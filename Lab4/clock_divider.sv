==> flow/design.v <==
module Clock_divider (Clock, reset, divided_Clocks);
	input logic reset, Clock;
	output logic [31:0] divided_Clocks = 0;
	always_ff @(posedge Clock) begin
		divided_Clocks <= divided_Clocks + 1;
	end
endmodule
# Step by step through the tools: Clock_divider
# What the tools print for Clock_divider, step after step.
# Lines are those of the file above, counted from 1.
# Operators carry their Yosys type and port widths (W data, S select, Z words).
# Cell names lack the library's common part.
# The mark -- stands for no value.
[setup] top_module="Clock_divider" clock_port="Clock" library="sky130hd" corner="tt_025C_1v80"

# Word level
# Yosys after proc, flatten, opt, wreduce and memory -nomap, before mapping. Enables and synchronous resets that opt folds into registers are not counted as muxes. Memory bits, and registers merged into a memory's read port (data or address), are not among the register bits. Print and check cells are not counted. Equal cells are merged and count once.
[op_classes] add_sub_neg=1
[ops] operator="$add A32 B1 Y32 const B" n=1
[word_totals] register_bits=32 inputBits=2 out_inout_bits=32 word_cells=2

# Depth
# Depth = most cells in a row (Yosys ltp): at word level without a register or memory, in the mapped netlist without a sequential cell, where the memories' decode and read muxes count.
[logic_depth] depth_word=1 ABC_AREA=0 ltp_mapped=6 depth_no_buf=5

# Mapped cells and area
# Source: synth_stat.txt of the flow (Yosys; design flattened, memories mapped). It holds for the ABC_AREA given above (unset counts as 0); a run with the other value may have another netlist.
[types] type="dfxtp_1" n=32 area_total_um2=640.614
[types] type="xor2_1" n=20 area_total_um2=175.168
[types] type="xnor2_1" n=10 area_total_um2=87.584
[types] type="nor4_2" n=5 area_total_um2=62.56
[types] type="nand3_1" n=10 area_total_um2=50.048
[types] type="and4_1" n=4 area_total_um2=35.034
[types] type="nand2_1" n=9 area_total_um2=33.782
[types] type="nor4_1" n=4 area_total_um2=25.024
[types] type="nor2_1" n=6 area_total_um2=22.522
[types] type="nor4_4" n=1 area_total_um2=21.27
[types] type="nand3_2" n=2 area_total_um2=20.019
[types] type="nor3_1" n=4 area_total_um2=20.019
[types] type="inv_1" n=5 area_total_um2=18.768
[types] type="nand4_1" n=3 area_total_um2=18.768
[types] type="and3_1" n=2 area_total_um2=12.512
[types] type="ha_1" n=1 area_total_um2=12.512
[types] type="buf_6" n=1 area_total_um2=11.261
[types] type="or3_4" n=1 area_total_um2=11.261
# Not listed: further types 6, cells in them 7.
[synth_totals] cell_count=127 mapped_area_um2=1318.8 seqArea_um2=640.6 flip_flops=32 n_buf=4

# Worst setup path after synthesis
# OpenSTA on the mapped netlist: ideal clock, no wires. The path of least setup slack (recovery checks aside). Input and output delay are each 20% of the period. Register names are those of the netlist, which keeps one name where synthesis merged equal registers.
[synth_path] kind="reg2reg" startpoint="register divided_Clocks[0]" endpoint="register divided_Clocks[24]" clock_period_ps=1960 setup_ps=134 t_first_pin_ps=0 arrival_time_ps=1534 t_required_ps=1826 slack_ps=292 delay_ps=1668 stages=7 path_buffers=1 period_less_setup_slack_ps=1668
# "delay_ps" is the arrival time less input delay plus setup time.
# "stages": output pins that drive a net of the path, with the launching flip-flop's if there is one; two outputs of one cell count as two.
# "period_less_setup_slack_ps" is the clock period less the worst setup slack; recovery checks do not enter. This is arithmetic on one report: input and output delays are still those of the set period (20% each).
# Between the ends stands the longest chain of elaborated cells between them, by number of cells; it is not shown to be the way that was timed. Of several equally long chains one is given.
# A line is the first line of the expression or statement that the cell stems from. Yosys adds cells for indexed reads and writes and turns some case tables into memories.
[synth_via] path_cell_list="dfxtp_1 ha_1 nand3_1 or3_1 buf_2 nor4_1 xor2_1" elab_chain_len=1 cells_between=1 cone_lines=1 cone_classes="add/sub (1)"
[synth_lines] element="from (decl)" line_no=3 text="output logic [31:0] divided_Clocks = 0;"
[synth_lines] element="from (assign)" line_no=5 text="divided_Clocks <= divided_Clocks + 1;"
[synth_lines] element="$add A32 B1 Y32" line_no=5
[synth_lines] element="to (assign)" line_no=5
[synth_lines] element="to (decl)" line_no=3

# Path in the finished layout
# Path of least setup slack in the final report of run 1 (OpenROAD, finished layout, wires in). Where an end is a register, its clock arrival counts in the times.
# The report prints the path's times to 10 ps; the period is as set.
[layout_path] kind="reg2out" startpoint="register divided_Clocks[0]" endpoint="output divided_Clocks[0]" clock_period_ps=3400 out_delay_ps=680 t_first_pin_ps=280 arrival_time_ps=1310 t_required_ps=2720 slack_ps=1410 stages=2 path_buffers=1
[layout_via] path_cell_list="dfxtp_1 clkdlybuf4s50_1" elab_chain_len=0 cells_between=0 cone_lines=0
[layout_lines] element="from (decl)" line_no=3 text="output logic [31:0] divided_Clocks = 0;"
[layout_lines] element="from (assign)" line_no=5 text="divided_Clocks <= divided_Clocks + 1;"
[layout_lines] element="to (decl)" line_no=3

Hand-over note for Clock_divider

Measured data: module Clock_divider, platform sky130hd, 2 stored runs of the flow under differing settings, order arbitrary. Input and output delays are each 20% of the period that was set; the output load is 0.01 pF.
"achieved_clock_period_ps" is the run's clock period less its worst setup slack. It is reckoned from that one timing run; input and output delays stay at 20% of the period that was set.
"worst_path_ps" = time allowed to the worst setup path (clock period - input delay - output delay, where it has them) - its slack; a late launch clock adds to it, a late capture clock takes from it.
"design_power_mw" rests on the timing tool's default activity at the inputs, not on a simulated workload.
"worst_path_ps" is known to 10 ps.

[flow] run 1: files
==> flow/run.sh <==
#!/bin/bash
# the make line also repeats the synthesis and layout settings of config.mk as NAME=value (left out here)
make -C /OpenROAD-flow-scripts/flow DESIGN_CONFIG=/design/flow/config.mk WORK_HOME=/design/flow/orfs CLKGATE_MAP_FILE= finish
==> flow/config.mk <==
export PLATFORM = sky130hd
export DESIGN_NAME = Clock_divider
export DESIGN_NICKNAME = Clock_divider
export VERILOG_FILES = /design/flow/design.v
export SDC_FILE = /design/flow/constraint.sdc
export NUM_CORES = 4
export LEC_CHECK = 0
export ABC_AREA = 0
export CAP_MARGIN = 20
export CELL_PAD_IN_SITES_GLOBAL_PLACEMENT = 3
export CORE_MARGIN = 10
export CORE_UTILIZATION = 17
export CTS_CLUSTER_SIZE = 77
export GPL_ROUTABILITY_DRIVEN = 1
export PLACE_DENSITY_LB_ADDON = 0.05
export SETUP_SLACK_MARGIN = 0.44
export SLEW_MARGIN = 20
==> flow/constraint.sdc <==
create_clock -name core_clock -period 3.4 [get_ports {Clock}]
set_input_delay 0.6800 -clock core_clock [delete_from_list [all_inputs] [get_ports {Clock}]]
set_output_delay 0.6800 -clock core_clock [all_outputs]
set_load 0.01 [all_outputs]

[flow] run 1: metrics
[metrics] final_setup_tns_ps = 0
[metrics] design_power_mw = 0.6919
[metrics] worst_path_ps = 1310
[metrics] timing.worst_path_kind = reg2out
[metrics] timing.setup.ws_ps = 1413
[metrics] layout_utilization_pct = 24.1
[metrics] synthArea_um2 = 1318.8
[metrics] post_route_stdcell_area_um2 = 1839.3
[metrics] final_die_area_um2 = 11680.2
[metrics] achieved_clock_period_ps = 1987
[metrics] holdWs_ps = 456

[flow] run 2: files
==> flow/run.sh <==
#!/bin/bash
# the make line also repeats the synthesis and layout settings of config.mk as NAME=value (left out here)
make -C /OpenROAD-flow-scripts/flow DESIGN_CONFIG=/design/flow/config.mk WORK_HOME=/design/flow/orfs CLKGATE_MAP_FILE= finish
==> flow/config.mk <==
export PLATFORM = sky130hd
export DESIGN_NAME = Clock_divider
export DESIGN_NICKNAME = Clock_divider
export VERILOG_FILES = /design/flow/design.v
export SDC_FILE = /design/flow/constraint.sdc
export NUM_CORES = 4
export LEC_CHECK = 0
export CAP_MARGIN = 20
export CELL_PAD_IN_SITES_GLOBAL_PLACEMENT = 2
export CORE_ASPECT_RATIO = 1.17
export CORE_MARGIN = 3
export CORE_UTILIZATION = 15
export CTS_CLUSTER_DIAMETER = 344
export CTS_CLUSTER_SIZE = 78
export GPL_TIMING_DRIVEN = 0
export MIN_ROUTING_LAYER = met1
export PLACE_DENSITY_LB_ADDON = 0.12
export SLEW_MARGIN = 20
==> flow/constraint.sdc <==
create_clock -name core_clock -period 3.38 [get_ports {Clock}]
set_input_delay 0.6760 -clock core_clock [delete_from_list [all_inputs] [get_ports {Clock}]]
set_output_delay 0.6760 -clock core_clock [all_outputs]
set_load 0.01 [all_outputs]

[flow] run 2: metrics
[metrics] timing.setup.ws_ps = 1408
[metrics] achieved_clock_period_ps = 1972
[metrics] final_setup_tns_ps = 0
[metrics] worst_path_ps = 1300
[metrics] timing.worst_path_kind = reg2out
[metrics] design_power_mw = 0.6828
[metrics] final_die_area_um2 = 9956.2
[metrics] holdWs_ps = 451
[metrics] synthArea_um2 = 1318.8
[metrics] post_route_stdcell_area_um2 = 1871.8
[metrics] layout_utilization_pct = 22.2

End of note.
